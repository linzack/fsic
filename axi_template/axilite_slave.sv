==> flow/design.v <==
module axilite_slave(
    input axi_aclk,
    input axi_aresetn,
    output logic axi_awready,
    output logic axi_wready,
    output logic axi_arready,
    output logic axi_rvalid,
    output logic [31:0] axi_rdata,
    input axi_awvalid,
    input [11:0] axi_awaddr,
    input axi_wvalid,
    input [31:0] axi_wdata,
    input [3:0] axi_wstrb,
    input axi_arvalid,
    input [11:0] axi_araddr,
    input axi_rready,
    output logic bk_wstart,
    output logic [11:0] bk_waddr,
    output logic [31:0] bk_wdata,
    output logic [3:0]  bk_wstrb,
    output logic bk_rstart,
    output logic [11:0] bk_raddr,
    input [31:0] bk_rdata,
    input bk_rdone
);
    logic [11:0] cache_waddr, cache_raddr;
    logic [31:0] cache_wdata, cache_rdata;
    logic [3:0]  cache_strb;
    logic cache_wstart, cache_rstart;
    logic cache_rdone;
    enum logic [2:0] {WR_WAIT_ADDR, WR_WRITE_ADDR, WR_WRITE_DATA} axi_wr_state, axi_wr_next_state;
    enum logic [2:0] {RD_WAIT_ADDR, RD_READ_ADDR, RD_READ_DATA}   axi_rd_state, axi_rd_next_state;
    always_ff @(posedge axi_aclk or negedge axi_aresetn) begin
        if (~axi_aresetn) begin
            axi_wr_state <= WR_WAIT_ADDR;
            axi_rd_state <= RD_WAIT_ADDR;
        end else begin
            axi_wr_state <= axi_wr_next_state;
            axi_rd_state <= axi_rd_next_state;
        end
    end
    always_ff @(posedge axi_aclk or negedge axi_aresetn) begin
        if (~axi_aresetn) begin
            cache_waddr <= 12'b0;
            cache_wdata <= 32'b0;
            cache_strb <= 4'b0;
            cache_wstart <= 1'b0;
        end else begin
            case (axi_wr_state)
                WR_WAIT_ADDR: cache_wstart <= 1'b0;
                WR_WRITE_ADDR: cache_waddr <= axi_awaddr;
                WR_WRITE_DATA: begin
                    if(axi_wr_next_state == WR_WAIT_ADDR) begin
                        cache_wdata <= axi_wdata;
                        cache_strb <= axi_wstrb;
                        cache_wstart <= 1'b1;
                    end
                end
            endcase
        end
    end
    always_comb begin
        axi_wr_next_state = axi_wr_state;
        case(axi_wr_state)
            WR_WAIT_ADDR:
                if(axi_awvalid)begin
                    axi_wr_next_state = WR_WRITE_ADDR;
                end
            WR_WRITE_ADDR:
                if(axi_awvalid && axi_awready)begin
                    axi_wr_next_state = WR_WRITE_DATA;
                end
            WR_WRITE_DATA:
                if(axi_wvalid && axi_wready)begin
                    axi_wr_next_state = WR_WAIT_ADDR;
                end
            default:
                axi_wr_next_state = WR_WAIT_ADDR;
        endcase
    end
    always_comb begin
        axi_awready = 1'b0;
        axi_wready = 1'b0;
        case(axi_wr_state)
            WR_WRITE_ADDR:begin
                axi_awready = 1'b1;
            end
            WR_WRITE_DATA:begin
                axi_wready = 1'b1;
            end
        endcase
    end
    always_ff @(posedge axi_aclk  or negedge axi_aresetn) begin
        if (~axi_aresetn) begin
            cache_raddr <= 12'b0;
            cache_rstart <= 1'b0;
        end else begin
            case (axi_rd_state)
                RD_READ_ADDR: begin
                    cache_raddr <= axi_araddr;
                    cache_rstart <= 1'b1;
                end
                RD_READ_DATA: begin
                    cache_rstart <= 1'b0;
                end
            endcase
        end
    end
    always_comb begin
        axi_rd_next_state = axi_rd_state;
        case(axi_rd_state)
            RD_WAIT_ADDR:
                if(axi_arvalid)begin
                    axi_rd_next_state = RD_READ_ADDR;
                end
            RD_READ_ADDR:
                if(axi_arvalid && axi_arready)begin
                    axi_rd_next_state = RD_READ_DATA;
                end
            RD_READ_DATA:
                if(axi_rvalid && axi_rready)begin
                    axi_rd_next_state = RD_WAIT_ADDR;
                end
            default:
                axi_rd_next_state = RD_WAIT_ADDR;
        endcase
    end
    always_comb begin
        axi_arready = 1'b0;
        axi_rvalid = 1'b0;
        axi_rdata = 32'b0;
        case(axi_rd_state)
            RD_READ_ADDR:begin
                axi_arready = 1'b1;
            end
            RD_READ_DATA:begin
                if(cache_rdone == 1'b1) begin
                    axi_rvalid = 1'b1;
                    axi_rdata = cache_rdata;
                end
            end
        endcase
    end
    always_ff@(posedge axi_aclk or negedge axi_aresetn)begin
        if(~axi_aresetn)begin
            cache_rdone <= 1'b0;
            cache_rdata <= 32'b0;
        end
        else begin
            if(bk_rdone == 1'b1) begin
                cache_rdone <= bk_rdone;
                cache_rdata <= bk_rdata;
            end
            if((axi_rd_state == RD_READ_DATA) && (axi_rd_next_state == RD_WAIT_ADDR)) begin
                cache_rdone <= 0;
            end 
        end
    end
    always_comb begin
        bk_waddr = 12'b0;
        bk_wdata = 32'b0;
        bk_wstrb = 4'b0;
        bk_wstart = 1'b0;
        bk_rstart = 1'b0;
        bk_raddr = 12'b0;
        if(cache_wstart == 1'b1) begin
            bk_waddr = cache_waddr;
            bk_wdata = cache_wdata;
            bk_wstrb = cache_strb;
            bk_wstart = 1;
        end
        if(cache_rstart == 1'b1) begin
            bk_raddr = cache_raddr;
            bk_rstart = 1;
        end
    end
endmodule
# == From RTL to reports: axilite_slave ==
# What the tools print for axilite_slave, step after step.
# Line numbers count from 1 in the design file above.
# Operators: Yosys type, input widths -> output width; for muxes data width and select width s.
# The mark - stands for no value.
# inputs
top,axilite_slave
clk_port,axi_aclk
library,sky130hd
pvt_corner,tt_025C_1v80

# == Elaborated design ==
# Yosys after proc, flatten, opt, wreduce and memory -nomap, before mapping. Memory bits, and registers merged into a memory's read port (data or address), are not among the register bits. Print and check cells are not counted. Equal cells are merged and count once.
# bits
word_cells,55
input_bits,99
regBits,101
output_inout_bits,98
# classes
reduce_and_logical,14
n_eq,5
mux,26
# op_table
operator,count
$mux 32,3
$mux 12,2
$pmux 3 s3,2
$mux 3,6
$logic_not 3->1,4
$mux 1,10
$reduce_bool 2->1,3
$eq 3x1->1 const B,2
$eq 3x2->1 const B,2
$logic_and 1x1->1,5
$reduce_and 2->1,2
$mux 4,1
$pmux 1 s2,2
$ne 2x2->1 const B,1

# == Longest topological paths ==
# Yosys ltp: most cells in a row. Word level: on the elaborated netlist, between registers, memories and ports. Mapped: between sequential cells and ports; inverters and the memories' decode and read muxes count.
# logic_depth
word_depth,8
ABC_AREA,0
depth_mapped,4
ltp_nobuf,3

# == Mapped cells and area ==
# Yosys stat after the flow's synthesis: flattened, memories mapped to cells. It holds for the ABC_AREA given above (unset counts as 0); a run with the other value may have another netlist.
# The area totals of this step are shown rounded.
# mapped
cells,328
flip_flops,101
yosys_area_um2,4390
buf_cells,23
seq_area_um2,2530
# by_type
cell,count,type_area_um2
sky130_fd_sc_hd__dfrtp_1,99,2.48E+03
sky130_fd_sc_hd__mux2_2,92,1.04E+03
sky130_fd_sc_hd__and2_1,61,381.616
sky130_fd_sc_hd__and3_1,32,200.192
sky130_fd_sc_hd__clkbuf_1,16,60.058
sky130_fd_sc_hd__dfstp_2,2,52.55
sky130_fd_sc_hd__buf_6,3,33.782
sky130_fd_sc_hd__mux2_1,2,22.522
sky130_fd_sc_hd__a211oi_4,1,20.019
sky130_fd_sc_hd__buf_2,4,20.019
sky130_fd_sc_hd__a22o_1,2,17.517
sky130_fd_sc_hd__inv_1,4,15.014
sky130_fd_sc_hd__o21ai_0,3,15.014
sky130_fd_sc_hd__nand2_1,3,11.261
sky130_fd_sc_hd__o32a_1,1,10.01
sky130_fd_sc_hd__nor2_1,2,7.507
sky130_fd_sc_hd__nand2b_1,1,6.256

# == Timing after synthesis ==
# Source: OpenSTA report_checks on the synthesized netlist (no wires, ideal clock, input and output delay 20% of the period each), path of least setup slack; recovery checks are left aside. Register names are those of the netlist, which keeps one name where synthesis merged equal registers.
# synth_timing
kind,input -> register
start,in axi_wvalid
end,reg cache_wdata[10]
setup_ns,0.125
stages,4
clock_period_ns,2.64
input_delay_ns,0.528
t_first_pin_ns,0.528
arrival_ns,1.587
required_ns,2.515
delay_ns,1.184
setup_slack_ns,0.928
n_path_buf,1
period_less_setup_slack_ns,1.712
# "delay_ns" is the arrival time less input delay plus setup time.
# "stages": output pins that drive a net of the path, with the launching flip-flop's if there is one; two outputs of one cell count as two.
# "period_less_setup_slack_ns" = period - worst setup slack (recovery checks aside). The figure is calculated, with input and output delays left at 20% of the set period.
# The rows between start and end are the longest chain of elaborated cells between them; the timing report does not say that the signal goes this way. Where chains are equally long, one stands for them.
# A line is the first line of the expression or statement that the cell stems from. Yosys adds cells for indexed reads and writes and turns some case tables into memories.
# synth_via
cell_sequence,sky130_fd_sc_hd__nand2_1 sky130_fd_sc_hd__a211oi_4 sky130_fd_sc_hd__buf_6 sky130_fd_sc_hd__mux2_2
elab_chain_cells,5
cone_cells,5
cone_lines,3
cone_classes,mux (2); reduce/logical (3)
# synth_lines
element,line_no,source
"start, declared",11,"input axi_wvalid,"
$logic_and 1x1->1,74,if(axi_wvalid && axi_wready)begin
$mux 3,74,
$pmux 3 s3,64,case(axi_wr_state)
$logic_not 3->1,53,if(axi_wr_next_state == WR_WAIT_ADDR) begin
$reduce_and 2->1,-,
"end, assigned",45,cache_wdata <= 32'b0;
"end, assigned",54,cache_wdata <= axi_wdata;
"end, declared",27,"logic [31:0] cache_wdata, cache_rdata;"

# == Worst path after layout ==
# Path of least setup slack in the final report of run 2 (OpenROAD, finished layout, wires in). Where an end is a register, its clock arrival counts in the times.
# layout_timing
kind,register -> output
start,reg cache_wstart
end,out bk_wstrb[2]
clock_period_ns,1.22
stages,6
n_path_buf,4
out_delay_ns,0.24
required_ns,0.98
t_first_pin_ns,0.34
arrival_ns,1.40
setup_slack_ns,-0.42
# The rows between start and end are the longest chain of elaborated cells between them; the timing report does not say that the signal goes this way. Where chains are equally long, one stands for them.
# At most two assigning lines are given for a register; there are more.
# layout_via
cell_sequence,sky130_fd_sc_hd__dfrtp_2 sky130_fd_sc_hd__buf_12 sky130_fd_sc_hd__buf_8 sky130_fd_sc_hd__buf_6 sky130_fd_sc_hd__and2_4 sky130_fd_sc_hd__buf_6
elab_chain_cells,1
cone_cells,1
cone_lines,1
cone_classes,mux (1)
# layout_lines
element,line_no,source
"start, declared",29,"logic cache_wstart, cache_rstart;"
"start, assigned",47,cache_wstart <= 1'b0;
"start, assigned",50,WR_WAIT_ADDR: cache_wstart <= 1'b0;
$mux 4,166,if(cache_wstart == 1'b1) begin
"end, declared",20,"output logic [3:0]  bk_wstrb,"

Memo
Re: implementation data of axilite_slave

axilite_slave through Yosys and OpenROAD on sky130hd: 2 stored runs, unordered, with their settings and measured results. The constraints put input and output delay at 20% of the set period each and load the outputs with 0.01 pF.
"period_less_ws_ns" is the run's clock period less its worst setup slack. It is reckoned from that one timing run; input and output delays stay at 20% of the period that was set.
"worstPathTime_ns" means the part of the period allowed to the worst setup path (the constraints hold back 20% at inputs and 20% at outputs) less its slack; where the path has registers, the arrival times of their clocks count too.
"power_mw": no workload was simulated; the value follows from the tool's default switching activity.
The results are shown rounded.

Run 1, flow files:
==> flow/run.sh <==
#!/bin/bash
# the make line also repeats the synthesis and layout settings of config.mk as NAME=value (left out here)
make -C /OpenROAD-flow-scripts/flow DESIGN_CONFIG=/design/flow/config.mk WORK_HOME=/design/flow/orfs CLKGATE_MAP_FILE= finish
==> flow/config.mk <==
export PLATFORM = sky130hd
export DESIGN_NAME = axilite_slave
export DESIGN_NICKNAME = axilite_slave
export VERILOG_FILES = /design/flow/design.v
export SDC_FILE = /design/flow/constraint.sdc
export NUM_CORES = 4
export LEC_CHECK = 0
export CAP_MARGIN = 20
export CELL_PAD_IN_SITES_DETAIL_PLACEMENT = 2
export CELL_PAD_IN_SITES_GLOBAL_PLACEMENT = 3
export CORE_ASPECT_RATIO = 0.63
export CORE_MARGIN = 2
export CORE_UTILIZATION = 40
export GPL_TIMING_DRIVEN = 0
export MAX_ROUTING_LAYER = met4
export PLACE_DENSITY_LB_ADDON = 0.02
export SLEW_MARGIN = 20
==> flow/constraint.sdc <==
create_clock -name core_clock -period 2.8 [get_ports {axi_aclk}]
set_input_delay 0.5600 -clock core_clock [delete_from_list [all_inputs] [get_ports {axi_aclk}]]
set_output_delay 0.5600 -clock core_clock [all_outputs]
set_load 0.01 [all_outputs]

Run 1: no results, placement failed with FLW-0024

Run 2, flow files:
==> flow/run.sh <==
#!/bin/bash
# the make line also repeats the synthesis and layout settings of config.mk as NAME=value (left out here)
make -C /OpenROAD-flow-scripts/flow DESIGN_CONFIG=/design/flow/config.mk WORK_HOME=/design/flow/orfs CLKGATE_MAP_FILE= finish
==> flow/config.mk <==
export PLATFORM = sky130hd
export DESIGN_NAME = axilite_slave
export DESIGN_NICKNAME = axilite_slave
export VERILOG_FILES = /design/flow/design.v
export SDC_FILE = /design/flow/constraint.sdc
export NUM_CORES = 4
export LEC_CHECK = 0
export ABC_AREA = 0
export CAP_MARGIN = 20
export CORE_ASPECT_RATIO = 0.68
export CORE_MARGIN = 2
export CORE_UTILIZATION = 28
export GPL_ROUTABILITY_DRIVEN = 0
export HOLD_SLACK_MARGIN = 0.06
export PLACE_DENSITY_LB_ADDON = 0.18
export SETUP_SLACK_MARGIN = 0.24
export SLEW_MARGIN = 25
==> flow/constraint.sdc <==
create_clock -name core_clock -period 1.22 [get_ports {axi_aclk}]
set_input_delay 0.2440 -clock core_clock [delete_from_list [all_inputs] [get_ports {axi_aclk}]]
set_output_delay 0.2440 -clock core_clock [all_outputs]
set_load 0.01 [all_outputs]

==> results of run 2, as CSV <==
result,value
finish.utilization_pct,55.0
period_less_ws_ns,1.640
timing.hold.ws_ns,0.148
power_mw,14.0
final_die_area_um2,16700
worstPathTime_ns,1.40
worst_setup_path_type,"register -> output"
worstSetupSlack_ns,-0.420
synthArea_um2,4390
