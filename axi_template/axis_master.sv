==> flow/design.v <==
module axis_fifo#(WIDTH=8, DEPTH=8)(
    input clk,
    input rst_n,
    input wr_vld,
    input rd_rdy,
    input clear,
    input [WIDTH - 1:0] data_in,
    output logic [WIDTH - 1:0] data_out,
    output logic wr_rdy,
    output logic rd_vld
);
    logic [WIDTH - 1:0] fifo [DEPTH - 1:0];
    logic [7:0] wr_pointer, rd_pointer;
    logic [7:0] wr_count, rd_count;
    logic empty, full, sync_rd_vld;
    always_ff@(posedge clk or negedge rst_n)begin
        if(~rst_n)begin
            wr_pointer <= 8'h0;
            rd_pointer <= 8'h0;
            wr_count <= 8'h0;
            rd_count <= 8'h0;
        end
        else begin
            if(clear)begin
                wr_pointer <= 8'h0;
                rd_pointer <= 8'h0;
                wr_count <= 8'h0;
                rd_count <= 8'h0;
            end
            if(rd_rdy && rd_vld && wr_rdy && wr_vld)begin  
                rd_pointer <= (rd_pointer == (DEPTH - 1)) ? 8'h0 : rd_pointer + 1;
                wr_pointer <= (wr_pointer == (DEPTH - 1)) ? 8'h0 : wr_pointer + 1;
                fifo[wr_pointer] <= data_in;
                wr_count <= wr_count + 1;
                rd_count <= rd_count + 1;
            end
            else if(rd_rdy && rd_vld)begin  
                rd_pointer <= (rd_pointer == (DEPTH - 1)) ? 8'h0 : rd_pointer + 1;
                rd_count <= rd_count + 1;
            end
            else if(wr_rdy && wr_vld)begin  
                wr_pointer <= (wr_pointer == (DEPTH - 1)) ? 8'h0 : wr_pointer + 1;
                wr_count <= wr_count + 1;
                fifo[wr_pointer] <= data_in;
            end
        end
    end
    always_comb begin  
        data_out = '0;  
        if(empty == 0)begin
            data_out = fifo[rd_pointer];
        end
    end
    always_ff@(posedge clk or negedge rst_n)
        if(~rst_n)  sync_rd_vld <= 1'b0;
        else        sync_rd_vld <= rd_vld;
    always_comb begin
        wr_rdy = 1'b0;
        rd_vld = 1'b0;
        if((wr_count - rd_count) > 8'h1)  
            rd_vld = 1'b1;
        else if(wr_count == 8'h1 && rd_count == 8'h0 && ~sync_rd_vld)  
            rd_vld = 1'b1;
        else
            rd_vld = 1'b0;
        if(full == 0)  
            wr_rdy = 1'b1;
        else
            wr_rdy = 1'b0;
    end
    always_comb begin
        empty = ((wr_count - rd_count) == 8'h0);
        full = ((wr_count - rd_count) == DEPTH);
    end
endmodule
module axis_master(
    input logic bk_start,
    input logic [31:0] bk_data,
    input logic [3:0] bk_tstrb,
    input logic [3:0] bk_tkeep,
    input logic [1:0] bk_tid,
    input logic [1:0] bk_user,
    output logic bk_nordy,
    output logic bk_done,
    input axi_aclk,
    input axi_aresetn,
    output logic axis_tvalid,
    output logic [31:0] axis_tdata,
    output logic [3:0] axis_tstrb,
    output logic [3:0] axis_tkeep,
    output logic axis_tlast,
    output logic [1:0] axis_tid,
    output logic [1:0] axis_tuser,
    input axis_tready
);
    logic enough_data, next_data;
    logic [7:0] no_rdy_count;
    logic [31:0] fifo_out_tdata;
    logic [3:0] fifo_out_tstrb, fifo_out_tkeep;
    logic [1:0] fifo_out_tid, fifo_out_user;
    parameter AXIS_FIFO_DEPTH = 8'd8, AXIS_FIFO_WIDTH = 8'd44, AXIS_RDY_TIMEOUT = 8'd5;
    logic fifo_wr_vld, fifo_wr_rdy, fifo_rd_vld, fifo_rd_rdy, fifo_clear;
    logic [43:0] fifo_data_in, fifo_data_out;
    enum logic [2:0] {AXIS_WAIT_DATA, AXIS_SEND_DATA} axis_state, axis_next_state;
    always_ff@(posedge axi_aclk or negedge axi_aresetn)begin
        if(~axi_aresetn)begin
            axis_state <= AXIS_WAIT_DATA;
        end
        else begin
            axis_state <= axis_next_state;
        end
    end
    assign enough_data = fifo_rd_vld;
    always_comb begin
        axis_next_state = axis_state;
        case(axis_state)
            AXIS_WAIT_DATA:
                if(enough_data)begin
                    axis_next_state = AXIS_SEND_DATA;
                end
            AXIS_SEND_DATA:
                if(enough_data)begin
                    axis_next_state = AXIS_SEND_DATA;
                end
                else begin
                    axis_next_state = AXIS_WAIT_DATA;
                end
            default:
                axis_next_state = AXIS_WAIT_DATA;
        endcase
    end
    always_comb begin
        axis_tvalid = 1'b0;
        axis_tdata = 32'h0;
        axis_tstrb = 4'h0;
        axis_tkeep = 4'h0;
        axis_tid = 2'h0;
        axis_tuser = 2'h0;
        next_data = 1'b0;
        case(axis_state)
            AXIS_SEND_DATA:begin
                axis_tvalid = 1'b1;
                axis_tdata = fifo_out_tdata;
                axis_tstrb = fifo_out_tstrb;
                axis_tkeep = fifo_out_tkeep;
                axis_tid = fifo_out_tid;
                axis_tuser = fifo_out_user;
                if(axis_tready)begin
                    next_data = 1'b1;
                end
                else begin
                    next_data = 1'b0;
                end
            end
        endcase
    end
    always_ff@(posedge axi_aclk or negedge axi_aresetn)begin
        if(~axi_aresetn)
            no_rdy_count <= 8'h0;
        else if(axis_state == AXIS_SEND_DATA)
            if(axis_tready)
                no_rdy_count <= 8'h0;
            else
                no_rdy_count <= no_rdy_count + 1'b1;
        else
            no_rdy_count <= 8'h0;
    end
    assign bk_nordy = (no_rdy_count >= AXIS_RDY_TIMEOUT) ? 1'b1 : 1'b0;
    axis_fifo #(.WIDTH(AXIS_FIFO_WIDTH), .DEPTH(AXIS_FIFO_DEPTH)) fifo(
        .clk(axi_aclk),
        .rst_n(axi_aresetn),
        .wr_vld(fifo_wr_vld),
        .rd_rdy(fifo_rd_rdy),
        .data_in(fifo_data_in),
        .data_out(fifo_data_out),
        .wr_rdy(fifo_wr_rdy),
        .rd_vld(fifo_rd_vld),
        .clear(fifo_clear));
    always_comb begin
        fifo_data_in = '0;
        fifo_wr_vld = 1'b0;
        if(bk_start)begin
            fifo_data_in = {bk_data, bk_tstrb, bk_tkeep, bk_tid, bk_user};
            fifo_wr_vld = 1'b1;
        end
    end
    always_comb begin
        {fifo_out_tdata, fifo_out_tstrb, fifo_out_tkeep, fifo_out_tid, fifo_out_user} = '0;
        fifo_rd_rdy = 1'b0;
        fifo_clear = 1'b0;
        if(axis_state == AXIS_SEND_DATA)begin
            {fifo_out_tdata, fifo_out_tstrb, fifo_out_tkeep, fifo_out_tid, fifo_out_user} = fifo_data_out;
        end
        if(next_data)begin  
            fifo_rd_rdy = 1'b1;
        end
        if(bk_done)begin  
            fifo_clear = 1'b1;
        end
    end
    assign bk_done = (axis_state == AXIS_SEND_DATA) & (axis_next_state == AXIS_WAIT_DATA);
    assign axis_tlast = bk_done;  
endmodule
# == Reports on axis_master ==
# What the tools print for axis_master, step after step.
# Lines are those of the file above, counted from 1.
# Not given: n/a
# design
top_module,axis_master
clock_port,axi_aclk
library,sky130hd
corner,tt_025C_1v80

# == Word-level counts ==
# Yosys after proc, flatten, opt, wreduce and memory -nomap, before mapping. Print and check cells are not counted. Equal cells are merged and count once.
# classes
eq_ne,20
n_mux,70
addsub,6
cmp,2
reduce_and_logical,15
bitwise,2
# op_table
operator,count
two-way mux 44 bit,34
parallel mux 44 bit (select 8 bit),1
two-way mux 8 bit,17
adder 8 x 1 -> 8 bit (second input constant),5
two-way mux 32 bit,1
== test 3 bit (second input constant),8
== test 8 x 3 -> 1 bit (second input constant),2
logical NOT 8 bit,2
== test 3 x 2 -> 1 bit (second input constant),4
logical NOT 3 bit,4
two-way mux 1 bit,11
== test 3 x 1 -> 1 bit (second input constant),3
greater-than comparator 8 x 1 -> 1 bit (second input constant),1
== test 8 x 1 -> 1 bit (second input constant),1
greater-or-equal comparator 8 x 3 -> 1 bit (second input constant),1
== test 8 x 4 -> 1 bit (second input constant),1
subtractor 8 bit,1
two-way mux 4 bit,2
logical AND 1 bit,6
parallel mux 3 bit (select 2 bit),1
two-way mux 2 bit,2
AND reduction 3 bit,1
nonzero test 3 bit,1
two-way mux 3 bit,1
inequality test 2 bit (second input constant),1
nonzero test 2 bit,1
bitwise AND 1 bit,1
NOT 1 bit,1
# bits
ff_bits,396
inputBits,48
elab_cells,130
output_inout_bits,48

# == Longest topological paths ==
# Depth = most cells in a row (Yosys ltp): at word level without a register or memory, in the mapped netlist without a sequential cell, where the memories' decode and read muxes count.
# depth
depth_word,14
ABC_AREA,0
ltp_mapped,13

# == Synthesis result ==
# The flow's flattened synthesis, as Yosys stat reports it; memories are mapped. The netlist is that of the ABC_AREA named above (0 if unset); the other value can give another one.
# types
cell_type,count,area_total_um2
sky130_fd_sc_hd__edfxtp_1,352,1.06E+04
sky130_fd_sc_hd__dfrtp_1,41,1.03E+03
sky130_fd_sc_hd__mux2_2,72,810.778
sky130_fd_sc_hd__a222oi_1,44,440.422
sky130_fd_sc_hd__and2_1,56,350.336
sky130_fd_sc_hd__nand2_1,91,341.578
sky130_fd_sc_hd__ha_1,26,325.312
sky130_fd_sc_hd__o21ai_0,62,310.298
sky130_fd_sc_hd__nor2_1,65,243.984
sky130_fd_sc_hd__nand4_1,35,218.96
sky130_fd_sc_hd__clkbuf_1,51,191.434
sky130_fd_sc_hd__and3_1,26,162.656
sky130_fd_sc_hd__a22oi_1,20,150.144
sky130_fd_sc_hd__a22o_1,16,140.134
sky130_fd_sc_hd__inv_1,25,93.84
sky130_fd_sc_hd__nor3b_1,11,82.579
sky130_fd_sc_hd__nor2b_1,12,75.072
sky130_fd_sc_hd__a211o_1,8,70.067
# Not listed: further types 29, cells in them 86.
# mapped
mapped_area_mm2,0.0161943
stdcells,1099
ff_cells,393
# By module: a second synthesis without flattening, with its own total; a netlist apart from the flattened one above.
# unflattened
cells_unflattened,1057
hier_area_mm2,0.0161705
# Rows give one instance, submodules left out.
# by_module
mod,area_mm2,cells,n_inst,seq_area_mm2
"axis_fifo (WIDTH=44, DEPTH=8)",0.0151208,913,1,0.0113959
axis_master,0.0010498,144,1,0.0002252

# == Worst setup path after synthesis ==
# Path of least setup slack by OpenSTA after synthesis, without wires, with an ideal clock, recovery checks aside; 20% of the period is set as input and as output delay. Where synthesis merged equal registers, the netlist keeps one of their names.
# synth_path
path_kind,reg-to-reg
startpoint,register fifo.wr_count[0]
endpoint,register fifo.fifo[3][0]
t_first_pin_ps,0
delay_ps,3770
path_stages,12
arrival_time_ps,3364
t_required_ps,3384
setup_slack_ps,20
setup_ps,406
period_ps,3790
period_less_setup_slack_ps,3770
# "delay_ps" is the arrival time less input delay plus setup time.
# "path_stages" counts driving pins, that of a launching flip-flop among them; a cell with two outputs on the path counts twice.
# "period_less_setup_slack_ps" = period - worst setup slack (recovery checks aside). The figure is calculated, with input and output delays left at 20% of the set period.
# The rows between start and end are the longest chain of elaborated cells between them; the timing report does not say that the signal goes this way. Where chains are equally long, one stands for them.
# Each line given opens the expression or statement behind the cell; cells for indexed reads and writes are added by Yosys, which also makes memories of some case tables.
# A register here has more assigning lines than the two given.
# Only ways into the end's enable, where the timed path ends, are counted here.
# synth_via
path_cell_list,sky130_fd_sc_hd__dfrtp_1 > sky130_fd_sc_hd__inv_1 > sky130_fd_sc_hd__ha_1 > sky130_fd_sc_hd__inv_1 > sky130_fd_sc_hd__fa_1 > sky130_fd_sc_hd__a31oi_1 > sky130_fd_sc_hd__mux2i_1 > sky130_fd_sc_hd__nor4_4 > sky130_fd_sc_hd__a31oi_1 > sky130_fd_sc_hd__buf_2 > sky130_fd_sc_hd__clkbuf_1 > sky130_fd_sc_hd__and3_1
elab_chain_cells,10
# synth_lines
element,line_no,rtl
"start, declared",14,"logic [7:0] wr_count, rd_count;"
"start, assigned",34,wr_count <= wr_count + 1;
"start, assigned",43,wr_count <= wr_count + 1;
== test 8 x 1 -> 1 bit,62,else if(wr_count == 8'h1 && rd_count == 8'h0 && ~sync_rd_vld)
logical AND 1 bit (2 in a row),62,
two-way mux 1 bit,62,
two-way mux 1 bit,60,if((wr_count - rd_count) > 8'h1)
logical AND 1 bit (3 in a row),30,if(rd_rdy && rd_vld && wr_rdy && wr_vld)begin
inequality test 2 bit,n/a,
AND reduction 3 bit,n/a,
"end, assigned",33,fifo[wr_pointer] <= data_in;
"end, assigned",44,fifo[wr_pointer] <= data_in;
"end, declared",12,logic [WIDTH - 1:0] fifo [DEPTH - 1:0];

# == Timing after layout ==
# Path of least setup slack in the final report of record 1 (OpenROAD, finished layout, wires in). Where an end is a register, its clock arrival counts in the times.
# The report prints the path's times to 10 ps; the period is as set.
# layout_path
path_kind,reg-to-output
startpoint,register fifo.rd_count[0]
endpoint,output axis_tdata[13]
t_first_pin_ps,540
arrival_time_ps,3110
path_stages,14
setup_slack_ps,-710
t_required_ps,2410
period_ps,3010
# The rows between start and end are the longest chain of elaborated cells between them; the timing report does not say that the signal goes this way. Where chains are equally long, one stands for them.
# A register here has more assigning lines than the two given.
# layout_via
path_cell_list,sky130_fd_sc_hd__dfrtp_1 > sky130_fd_sc_hd__ha_4 > sky130_fd_sc_hd__inv_2 > sky130_fd_sc_hd__fa_2 > sky130_fd_sc_hd__a31oi_4 > sky130_fd_sc_hd__mux2i_2 > sky130_fd_sc_hd__nor4_4 > sky130_fd_sc_hd__nand3b_1 > sky130_fd_sc_hd__nand2_4 > sky130_fd_sc_hd__buf_6 > sky130_fd_sc_hd__buf_6 > sky130_fd_sc_hd__buf_16 > sky130_fd_sc_hd__nor2_1 > sky130_fd_sc_hd__buf_2
elab_chain_cells,4
# layout_lines
element,line_no,rtl
"start, declared",14,"logic [7:0] wr_count, rd_count;"
"start, assigned",35,rd_count <= rd_count + 1;
"start, assigned",39,rd_count <= rd_count + 1;
subtractor 8 bit,72,empty = ((wr_count - rd_count) == 8'h0);
logical NOT 8 bit,72,
two-way mux 44 bit,50,if(empty == 0)begin
two-way mux 32 bit,140,case(axis_state)
"end, declared",88,"output logic [31:0] axis_tdata,"

# 2 stored runs of axis_master in the flow (synthesis by Yosys, layout by OpenROAD, sky130hd cells), in arbitrary order. Constraints: input delay and output delay 20% of the set period each, output load 0.01 pF.
# "clock_period_reached_ps": clock period set for the run, less the worst setup slack. It is reckoned from that one timing run; input and output delays stay at 20% of the period that was set.
# "critical_path_time_ps" means the part of the period allowed to the worst setup path (the constraints hold back 20% at inputs and 20% at outputs) less its slack; where the path has registers, the arrival times of their clocks count too.
# "design_power_mw" is the tool's figure for a default switching activity; nothing was simulated.
# "critical_path_time_ps" is known to 10 ps.
# Settings: . = not set for that run.
run,period_ns,CORE_UTILIZATION,SETUP_SLACK_MARGIN,PLACE_DENSITY_LB_ADDON,CAP_MARGIN,SLEW_MARGIN,CORE_MARGIN,tns_setup_ps,clock_period_reached_ps,finalCellArea_mm2,fin_ws_ps,design_power_mw,util_pct,critical_path_time_ps,worst_path_kind,yosys_chip_area_mm2,die_area_mm2
record 1,3.01,60,0.33,0.24,15,0,2,-116731,3717,0.0217446,-707,20.642,81.4,3110,reg-to-output,0.0161943,0.0283198
record 2,4.09,67,.,.,20,20,2,0,4081,0.0191684,9,13.528,81.2,3260,reg-to-output,0.0161943,0.0254307
