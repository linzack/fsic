==> flow/design.v <==
module axilite_master(
    input bk_wstart,
    input [11:0] bk_waddr,
    input [31:0] bk_wdata,
    input [3:0]  bk_wstrb,
    output logic bk_wdone,
    input bk_rstart,
    input [11:0] bk_raddr,
    output logic [31:0] bk_rdata,
    output logic bk_rdone,
    input axi_aclk,
    input axi_aresetn,
    output logic axi_awvalid,
    output logic [11:0] axi_awaddr,
    output logic axi_wvalid,
    output logic [31:0] axi_wdata,
    output logic [3:0] axi_wstrb,
    output logic axi_arvalid,
    output logic [11:0] axi_araddr,
    output logic axi_rready,
    input [31:0] axi_rdata,
    input axi_awready,
    input axi_wready,
    input axi_arready,
    input axi_rvalid
);
    logic wr_addr_go, rd_addr_go;
    logic [11:0] cache_waddr, cache_raddr;
    logic [31:0] cache_wdata;
    logic [3:0]  cache_strb;
    logic cache_wstart, cache_rstart;
    enum logic [2:0] {WR_WAIT_ADDR, WR_WRITE_ADDR, WR_WRITE_DATA} axi_wr_state, axi_wr_next_state;
    enum logic [2:0] {RD_WAIT_ADDR, RD_READ_ADDR, RD_DRIVE_RDY, RD_READ_DATA}   axi_rd_state, axi_rd_next_state;
    always_ff@(posedge axi_aclk or negedge axi_aresetn)begin
        if(~axi_aresetn)begin
            axi_wr_state <= WR_WAIT_ADDR;
            axi_rd_state <= RD_WAIT_ADDR;
        end
        else begin
            axi_wr_state <= axi_wr_next_state;
            axi_rd_state <= axi_rd_next_state;
        end
    end
    always_comb begin
        axi_wr_next_state = axi_wr_state;
        case(axi_wr_state)
            WR_WAIT_ADDR:
                if(wr_addr_go)begin
                    axi_wr_next_state = WR_WRITE_ADDR;
                end
            WR_WRITE_ADDR:
                if(axi_awvalid && axi_awready)begin
                    axi_wr_next_state = WR_WRITE_DATA;
                end
            WR_WRITE_DATA:
                if(axi_wvalid && axi_wready)begin
                    axi_wr_next_state = WR_WAIT_ADDR;
                end
            default:
                axi_wr_next_state = WR_WAIT_ADDR;
        endcase
    end
    always_comb begin
        axi_awvalid = 1'b0;
        axi_awaddr = 12'b0;
        axi_wvalid = 1'b0;
        axi_wdata = 32'b0;
        axi_wstrb = 4'b0;
        case(axi_wr_state)
            WR_WRITE_ADDR:begin
                axi_awvalid = 1'b1;
                axi_awaddr = cache_waddr;
            end
            WR_WRITE_DATA:begin
                axi_wvalid = 1'b1;
                axi_wdata = cache_wdata;
                axi_wstrb = cache_strb;
            end
        endcase
    end
    always_comb begin
        axi_rd_next_state = axi_rd_state;
        case(axi_rd_state)
            RD_WAIT_ADDR:
                if(rd_addr_go)begin
                    axi_rd_next_state = RD_READ_ADDR;
                end
            RD_READ_ADDR:
                if(axi_arvalid && axi_arready)begin
                    axi_rd_next_state = RD_DRIVE_RDY;
                end
            RD_DRIVE_RDY:
                if(axi_rvalid && axi_rready)begin
                    axi_rd_next_state = RD_READ_DATA;
                end
            RD_READ_DATA: axi_rd_next_state = RD_WAIT_ADDR;
            default:
                axi_rd_next_state = RD_WAIT_ADDR;
        endcase
    end
    always_comb begin
        axi_arvalid = 1'b0;
        axi_araddr = 12'b0;
        axi_rready = 1'b0;
        case(axi_rd_state)
            RD_READ_ADDR:begin
                axi_arvalid = 1'b1;
                axi_araddr = cache_raddr;
            end
            RD_DRIVE_RDY:begin
                axi_rready = 1'b1;
            end
            RD_READ_DATA:begin
                axi_rready = 1'b0;
            end
        endcase
    end
    always_ff@(posedge axi_aclk or negedge axi_aresetn)begin
        if(~axi_aresetn)begin
            bk_rdata <= 32'h0;
        end
        else if(axi_rd_next_state == RD_READ_DATA)begin
            bk_rdata <= axi_rdata;
        end
    end
    always_ff@(posedge axi_aclk or negedge axi_aresetn)begin
        if(~axi_aresetn)begin
            cache_waddr <= 12'h0;
            cache_wdata <= 32'h0;
            cache_strb <= 4'h0;
            cache_wstart <= 1'b0;
            cache_raddr <= 12'h0;
            cache_rstart <= 1'b0;
        end
        else begin
            if(bk_wstart == 1'b1)begin
                cache_waddr <= bk_waddr;
                cache_wdata <= bk_wdata;
                cache_strb <= bk_wstrb;
                cache_wstart <= 1'b1;
            end
            if((axi_wr_state == WR_WRITE_DATA) && (axi_wr_next_state == WR_WAIT_ADDR))begin
                cache_wstart <= 1'b0;
            end
            if(bk_rstart == 1'b1)begin
                cache_raddr <= bk_raddr;
                cache_rstart <= 1'b1;
            end
            if(axi_rd_next_state == RD_READ_DATA)begin
                cache_rstart <= 1'b0;
            end
        end
    end
    always_comb begin
        wr_addr_go = 1'b0;
        bk_wdone = 1'b0;
        rd_addr_go = 1'b0;
        bk_rdone = 1'b0;
        if((cache_wstart == 1'b1) && (axi_wr_state == WR_WAIT_ADDR))begin
            wr_addr_go = 1'b1;
        end
        if((axi_wr_state == WR_WRITE_DATA) && (axi_wr_next_state == WR_WAIT_ADDR))begin
            bk_wdone = 1'b1;
        end
        if((cache_rstart == 1'b1) && (axi_rd_state == RD_WAIT_ADDR))begin
            rd_addr_go = 1'b1;
        end
        if((axi_rd_state == RD_READ_DATA) && (axi_rd_next_state == RD_WAIT_ADDR))begin
            bk_rdone = 1'b1;
        end
    end
endmodule
# [From RTL to reports: axilite_master]
# What the tools print for axilite_master, step after step.
# Line numbers count from 1 in the design file above.
# Not given: --
[design] top_module="axilite_master" clk_port="axi_aclk" lib="sky130hd" pvt_corner="tt_025C_1v80"

# [Word-level counts]
# Counts by Yosys on the flattened word-level netlist (proc, flatten, opt, wreduce; memories kept). Register bits leave out memories and registers merged into their read ports (data or address). Print and check cells are left out. Cells with the same type and inputs are merged into one.
[op_classes] n_eq=6 n_mux=24 n_reduce_logical=14
[ops] op="32-bit two-way mux" n=1
[ops] op="12-bit two-way mux" n=2
[ops] op="3-bit parallel mux with 3-bit select" n=2
[ops] op="3-bit two-way mux" n=6
[ops] op="3-bit by 2-bit == test with 1-bit output with constant B" n=4
[ops] op="3-bit zero test" n=4
[ops] op="1-bit two-way mux" n=12
[ops] op="1-bit logical AND" n=8
[ops] op="3-bit by 1-bit == test with 1-bit output with constant B" n=2
[ops] op="2-bit nonzero test" n=2
[ops] op="4-bit two-way mux" n=1
[bits] reg_bits=100 out_inout_bits=98 word_cells=53

# [Logic depth]
# Longest topological path by Yosys (ltp), each cell counted once; first at word level (registers and memories cut), then after technology mapping (sequential cells cut; the memories' decode and read muxes count).
[depth] word_depth=8 ABC_AREA=0 mapped_depth=4 depth_no_buf=3

# [Mapped cells and area]
# Yosys stat after the flow's synthesis: flattened, memories mapped to cells. It holds for the ABC_AREA given above (unset counts as 0); a run with the other value may have another netlist.
[by_type] cell_type="sky130_fd_sc_hd__dfrtp_1" n=99
[by_type] cell_type="sky130_fd_sc_hd__mux2_2" n=63
[by_type] cell_type="sky130_fd_sc_hd__mux2_4" n=29
[by_type] cell_type="sky130_fd_sc_hd__and2_1" n=59
[by_type] cell_type="sky130_fd_sc_hd__dfstp_2" n=2
[by_type] cell_type="sky130_fd_sc_hd__buf_6" n=3
[by_type] cell_type="sky130_fd_sc_hd__buf_2" n=6
[by_type] cell_type="sky130_fd_sc_hd__o221ai_4" n=1
[by_type] cell_type="sky130_fd_sc_hd__o21ai_0" n=5
[by_type] cell_type="sky130_fd_sc_hd__clkbuf_1" n=6
[by_type] cell_type="sky130_fd_sc_hd__inv_1" n=6
[by_type] cell_type="sky130_fd_sc_hd__and2_2" n=2
[by_type] cell_type="sky130_fd_sc_hd__nand2_1" n=4
[by_type] cell_type="sky130_fd_sc_hd__nor2_1" n=4
[by_type] cell_type="sky130_fd_sc_hd__and4_1" n=1
[by_type] cell_type="sky130_fd_sc_hd__a21o_1" n=1
[by_type] cell_type="sky130_fd_sc_hd__nand3b_1" n=1
[by_type] cell_type="sky130_fd_sc_hd__nor3b_1" n=1
# Not listed: further types 2, cells in them 2.
[mapped] cells=295 synth_area_mm2=0.0042916 seq_area_mm2=0.0025299 ff_cells=101

# [Path before layout]
# Path of least setup slack by OpenSTA after synthesis, without wires, with an ideal clock, recovery checks aside; 20% of the period is set as input and as output delay. Where synthesis merged equal registers, the netlist keeps one of their names.
[synth_path] kind="register to output" from="reg axi_wr_state" to="out bk_wdone" tclk_ns=2.45 out_delay_ns=0.490 t_first_pin_ns=0.000 arrival_ns=1.074 required_ns=1.960 slack_ns=0.886 delay_ns=1.074 path_stages=4 period_less_setup_slack_ns=1.564
# "delay_ns" = arrival - input delay + setup time.
# A path that ends at an output port has no setup time.
# "path_stages": output pins that drive a net of the path, with the launching flip-flop's if there is one; two outputs of one cell count as two.
# "period_less_setup_slack_ns" = period - worst setup slack (recovery checks aside). The figure is calculated, with input and output delays left at 20% of the set period.
# An end named without its bit number is one bit of that signal or, where synthesis recoded a state register, one of its new flip-flops.
[synth_via] cell_sequence="sky130_fd_sc_hd__dfrtp_1 -> sky130_fd_sc_hd__clkbuf_1 -> sky130_fd_sc_hd__nand2_1 -> sky130_fd_sc_hd__nor3b_1"
[synth_lines] item="from (decl)" line=32 rtl="enum logic [2:0] {WR_WAIT_ADDR, WR_WRITE_ADDR, WR_WRITE_DATA} axi_wr_state, axi_wr_next_state;"
[synth_lines] item="from (assign)" line=36 rtl="axi_wr_state <= WR_WAIT_ADDR;"
[synth_lines] item="from (assign)" line=40 rtl="axi_wr_state <= axi_wr_next_state;"
[synth_lines] item="to (decl)" line=6 rtl="output logic bk_wdone,"
# Chain of elaborated cells between the ends: none given.

Add stored flow runs of axilite_master

axilite_master on sky130hd: 2 stored runs with different settings, listed in no order. Input and output delays are each 20% of the period that was set; the output load is 0.01 pF.
[stored run 1] settings: period_ns=1.36, CORE_UTILIZATION=53, SETUP_SLACK_MARGIN=0.21, PLACE_DENSITY=0.6, CELL_PAD_IN_SITES_GLOBAL_PLACEMENT=1, ABC_AREA=0, MAX_ROUTING_LAYER=met5, CAP_MARGIN=20, CORE_MARGIN=2, SLEW_MARGIN=20
[stored run 1] result: did not finish, placement stopped with GPL-0301
[stored run 2] settings: period_ns=2.42, CORE_UTILIZATION=44, SETUP_SLACK_MARGIN=0.28, PLACE_DENSITY_LB_ADDON=0.15, CELL_PAD_IN_SITES_DETAIL_PLACEMENT=2, CTS_CLUSTER_SIZE=58, CTS_CLUSTER_DIAMETER=140, MIN_ROUTING_LAYER=met2, CAP_MARGIN=20, CORE_MARGIN=2, SLEW_MARGIN=20
[stored run 2] result: did not finish, placement stopped with DPL-0033
